==> flow/design.v <==
module lieat_ifu_bpu # (
  parameter INDEX_NUM  = 32,
  parameter BHR_SIZE   = 2,
  parameter PHT_SIZE   = 4
)(
  input       clock,
  input       reset,
  input [4:0] index,
  input       inst_bxx,
  output      bxx_taken,
  input       prdt_result,
  input [4:0] prdt_index,
  input       prdt_en
);
reg [BHR_SIZE-1:0] pattern_history_table[INDEX_NUM-1:0][PHT_SIZE-1:0]; 
reg [BHR_SIZE-1:0] branch_history_table[INDEX_NUM-1:0]; 
wire [BHR_SIZE-1:0] branch_history = branch_history_table[index];
wire [BHR_SIZE-1:0] prdt_result_history = branch_history_table[prdt_index];
assign bxx_taken = inst_bxx & pattern_history_table[index][branch_history][1];
always@(posedge clock or posedge reset) begin
  if(reset)begin
    for(int i = 0;i < INDEX_NUM; i = i + 1)begin
      for(int j = 0; j < PHT_SIZE; j = j + 1)begin
        pattern_history_table[i][j] <= 2'b01;
      end
      branch_history_table[i] <= 2'b00;
    end
  end
  else if(prdt_en) begin
    case (pattern_history_table[prdt_index][prdt_result_history])
    2'b00: pattern_history_table[prdt_index][prdt_result_history] <= (prdt_result) ? 2'b01 : 2'b00;
    2'b01: pattern_history_table[prdt_index][prdt_result_history] <= (prdt_result) ? 2'b10 : 2'b00;
    2'b10: pattern_history_table[prdt_index][prdt_result_history] <= (prdt_result) ? 2'b11 : 2'b01;
    2'b11: pattern_history_table[prdt_index][prdt_result_history] <= (prdt_result) ? 2'b11 : 2'b10;
    endcase
    branch_history_table[prdt_index] <= {branch_history[0],prdt_result};
  end
end
endmodule
**Step by step through the tools: lieat_ifu_bpu**

Tool output for the design above, in the order of the flow.
Line numbers count from 1 in the design file above.
Operators carry their Yosys type and port widths (W data, S select, Z words).
Library cell names are shortened.
Not given: -

- Top module: lieat_ifu_bpu
- Clock: clock
- Library: sky130hd
- Timing corner: tt_025C_1v80

**Word level**

Yosys after proc, flatten, opt, wreduce and memory -nomap, before mapping. Print and check cells are not counted.

- Bits in registers: 320
- Output and inout port bits: 1
- Elaborated cells: 1813
- Bits of input ports: 15

- Eq/ne operators: 831
- Muxes and demuxes: 649
- Reductions and logical operators: 166
- Bitwise logic cells: 1
- Add/subtract/negate cells: 6

Operators by type and width:

| kind | number |
|---|---|
| $mux W2 | 515 |
| $pmux W2 S4 | 128 |
| $ne A2 B2 Y1 const B | 509 |
| $eq A7 B7 Y1 const B | 128 |
| $reduce_and A6 Y1 | 128 |
| $pmux W2 S128 | 2 |
| $eq A7 B6 Y1 const B | 64 |
| $eq A7 B5 Y1 const B | 32 |
| $eq A5 B5 Y1 const B | 32 |
| $pmux W2 S32 | 2 |
| $eq A7 B4 Y1 const B | 16 |
| $eq A5 B4 Y1 const B | 16 |
| $reduce_and A2 Y1 | 32 |
| $eq A7 B3 Y1 const B | 8 |
| $eq A5 B3 Y1 const B | 8 |
| $eq A7 B2 Y1 const B | 4 |
| $eq A5 B2 Y1 const B | 4 |
| $eq A7 B1 Y1 const B | 2 |
| $add A7 B3 Y7 | 2 |
| $logic_not A7 Y1 | 2 |
| $eq A5 B1 Y1 const B | 2 |
| $sub A5 B5 Y5 const A | 2 |
| $logic_not A5 Y1 | 2 |
| $ne A2 B1 Y1 const B | 3 |
| $sub A2 B2 Y3 const A | 2 |
| $eq A2 B2 Y1 const B | 2 |
| $reduce_bool A4 Y1 | 1 |
| $eq A2 B1 Y1 const B | 1 |

Not listed: further kinds 3, cells in them 4.

**Depth**

Yosys ltp: most cells in a row. Word level: on the elaborated netlist, between registers, memories and ports. Mapped: between sequential cells and ports; inverters and the memories' decode and read muxes count.

- Depth in word-level cells: 10
- ABC_AREA: 0
- Gate-level depth with buffers: 19

**Mapped cells and area**

Yosys stat after the flow's synthesis: flattened, memories mapped to cells. It holds for the ABC_AREA given above (unset counts as 0); a run with the other value may have another netlist.
The area totals of this step are shown rounded.

- Mapped area: 17940 um^2
- Flip-flop cells: 320
- Area of sequential cells: 8168 um^2
- Mapped cells: 1729

Cells by type:

| cell | number |
|---|---|
| dfrtp_1 | 192 |
| dfstp_2 | 128 |
| mux2_2 | 276 |
| nand2_1 | 190 |
| a22oi_1 | 85 |
| nand3_1 | 106 |
| nor2_1 | 123 |
| o21ai_0 | 87 |
| mux2i_1 | 41 |
| clkbuf_1 | 83 |
| buf_6 | 26 |
| a31oi_1 | 24 |
| and3_1 | 21 |
| nand4_1 | 21 |
| a21oi_1 | 25 |
| nor3_1 | 24 |
| nor2b_1 | 18 |
| buf_2 | 22 |

Other cell types: 68; their cells: 237.

**Worst setup path after synthesis**

OpenSTA on the mapped netlist: ideal clock, no wires. The path of least setup slack (recovery checks aside). Input and output delay are each 20% of the period. Register names are those of the netlist, which keeps one name where synthesis merged equal registers.

- Kind: input port to output port
- Start point: input index[2]
- End point: output bxx_taken
- Data required time: 5.832 ns
- Data arrival time: 4.937 ns
- Stages on the path: 15
- Period: 7.29 ns
- Path slack: 0.895 ns
- Path delay: 3.479 ns
- Launch time at the first pin: 1.458 ns
- Synthesis period reached: 6.395 ns

"path delay" is the arrival time less input delay plus setup time.
A path that ends at an output port has no setup time.
"stages on the path": output pins that drive a net of the path, with the launching flip-flop's if there is one; two outputs of one cell count as two.
"synthesis period reached" = period - worst setup slack (recovery checks aside). The figure is calculated, with input and output delays left at 20% of the set period.
Between the ends stands the longest chain of elaborated cells between them, by number of cells; it is not shown to be the way that was timed. Of several equally long chains one is given.
Each line given opens the expression or statement behind the cell; cells for indexed reads and writes are added by Yosys, which also makes memories of some case tables.

- Cells stage by stage: clkbuf_1 -> clkbuf_1 -> mux2i_1 -> o21ai_0 -> o211a_1 -> o21a_1 -> o32ai_1 -> clkbuf_1 -> nand2_1 -> o221ai_1 -> a21oi_1 -> a211o_1 -> a22oi_1 -> nor3_1 -> a31oi_1
- Cells in the longest elaborated chain: 7

Ends and longest elaborated chain, post-synthesis:

| what | RTL line | RTL |
|---|---|---|
| from (decl) | 8 | `input [4:0] index,` |
| $eq A5 B5 Y1 | 17 | `wire [BHR_SIZE-1:0] branch_history = branch_history_table[index];` |
| $pmux W2 S32 | 17 |  |
| $sub A2 B2 Y3 | 19 | `assign bxx_taken = inst_bxx & pattern_history_table[index][branch_history][1];` |
| $add A7 B3 Y7 | 19 |  |
| $eq A7 B7 Y1 | 19 |  |
| $pmux W2 S128 | 19 |  |
| $and A1 B1 Y1 | 19 |  |
| to (decl) | 10 | `output      bxx_taken,` |

**Timing after layout**

From the final timing report of run A: the path of least setup slack in the routed layout; clock arrival at registers is part of the times.

- Kind: input port to output port
- Start point: input index[3]
- End point: output bxx_taken
- Period: 6.34 ns
- Data arrival time: 4.91 ns
- Path slack: 0.17 ns
- Data required time: 5.07 ns
- Launch time at the first pin: 1.27 ns
- Stages on the path: 17

Between the ends stands the longest chain of elaborated cells between them, by number of cells; it is not shown to be the way that was timed. Of several equally long chains one is given.

- Cells stage by stage: clkdlybuf4s15_1 -> buf_6 -> or3b_2 -> a31oi_1 -> a31oi_1 -> o221ai_2 -> o32ai_4 -> buf_4 -> bufbuf_16 -> a221o_1 -> a32o_1 -> a2111oi_1 -> o21ai_1 -> nand3_1 -> a31oi_2 -> buf_4 -> dlygate4sd2_1
- Cells in the longest elaborated chain: 7

Ends and longest elaborated chain, post-layout:

| what | RTL line | RTL |
|---|---|---|
| from (decl) | 8 | `input [4:0] index,` |
| $eq A5 B5 Y1 | 17 | `wire [BHR_SIZE-1:0] branch_history = branch_history_table[index];` |
| $pmux W2 S32 | 17 |  |
| $sub A2 B2 Y3 | 19 | `assign bxx_taken = inst_bxx & pattern_history_table[index][branch_history][1];` |
| $add A7 B3 Y7 | 19 |  |
| $eq A7 B7 Y1 | 19 |  |
| $pmux W2 S128 | 19 |  |
| $and A1 B1 Y1 | 19 |  |
| to (decl) | 10 | `output      bxx_taken,` |

Wiki page: lieat_ifu_bpu / flow data

2 stored runs of lieat_ifu_bpu in the flow (synthesis by Yosys, layout by OpenROAD, sky130hd cells), in arbitrary order. Constraints: input delay and output delay 20% of the set period each, output load 0.01 pF.
"clock period reached" means the clock period less the worst setup slack. The figure is calculated, with input and output delays left at 20% of the set period.
"time used up by the worst setup path" is the time allowed to the run's worst setup path (the clock period less input and output delay, where it has them) less its slack. Clock arrival times count: a late capture clock shortens it, a late launch clock lengthens it.
"power" is the tool's figure for a default switching activity; nothing was simulated.
The measured numbers are rounded.

### Run A

==> flow/run.sh <==
#!/bin/bash
# the make line also repeats the synthesis and layout settings of config.mk as NAME=value (left out here)
make -C /OpenROAD-flow-scripts/flow DESIGN_CONFIG=/design/flow/config.mk WORK_HOME=/design/flow/orfs CLKGATE_MAP_FILE= finish
==> flow/config.mk <==
export PLATFORM = sky130hd
export DESIGN_NAME = lieat_ifu_bpu
export DESIGN_NICKNAME = lieat_ifu_bpu
export VERILOG_FILES = /design/flow/design.v
export SDC_FILE = /design/flow/constraint.sdc
export NUM_CORES = 4
export LEC_CHECK = 0
export CAP_MARGIN = 20
export CORE_MARGIN = 2
export CORE_UTILIZATION = 17
export SLEW_MARGIN = 20
==> flow/constraint.sdc <==
create_clock -name core_clock -period 6.34 [get_ports {clock}]
set_input_delay 1.2680 -clock core_clock [delete_from_list [all_inputs] [get_ports {clock}]]
set_output_delay 1.2680 -clock core_clock [all_outputs]
set_load 0.01 [all_outputs]

Results of run A:
- Power: 6657 uW
- Post-synthesis cell area: 17940 um^2
- Utilization of the finished layout: 21.3%
- Post-route setup TNS: 0.000 ns
- Time used up by the worst setup path: 3.64 ns
- Worst setup path kind: input port to output port
- Overall die area: 108100 um^2
- Clock period reached: 6.174 ns
- Setup slack of the critical path: 0.166 ns
- Smallest hold slack: 0.505 ns

### Run B

==> flow/run.sh <==
#!/bin/bash
# the make line also repeats the synthesis and layout settings of config.mk as NAME=value (left out here)
make -C /OpenROAD-flow-scripts/flow DESIGN_CONFIG=/design/flow/config.mk WORK_HOME=/design/flow/orfs CLKGATE_MAP_FILE= finish
==> flow/config.mk <==
export PLATFORM = sky130hd
export DESIGN_NAME = lieat_ifu_bpu
export DESIGN_NICKNAME = lieat_ifu_bpu
export VERILOG_FILES = /design/flow/design.v
export SDC_FILE = /design/flow/constraint.sdc
export NUM_CORES = 4
export LEC_CHECK = 0
export CAP_MARGIN = 20
export CELL_PAD_IN_SITES_DETAIL_PLACEMENT = 2
export CORE_MARGIN = 7
export CORE_UTILIZATION = 50
export GPL_TIMING_DRIVEN = 1
export PLACE_DENSITY_LB_ADDON = 0.07
export SETUP_SLACK_MARGIN = -0.24
export SLEW_MARGIN = 5
export TNS_END_PERCENT = 15
==> flow/constraint.sdc <==
create_clock -name core_clock -period 9.99 [get_ports {clock}]
set_input_delay 1.9980 -clock core_clock [delete_from_list [all_inputs] [get_ports {clock}]]
set_output_delay 1.9980 -clock core_clock [all_outputs]
set_load 0.01 [all_outputs]

Results of run B:
- Overall die area: 41370 um^2
- Power: 4350 uW
- Smallest hold slack: 0.528 ns
- Time used up by the worst setup path: 5.54 ns
- Worst setup path kind: input port to output port
- Post-synthesis cell area: 17940 um^2
- Utilization of the finished layout: 56.1%
- Clock period reached: 9.540 ns
- Setup slack of the critical path: 0.450 ns
- Post-route setup TNS: 0.000 ns
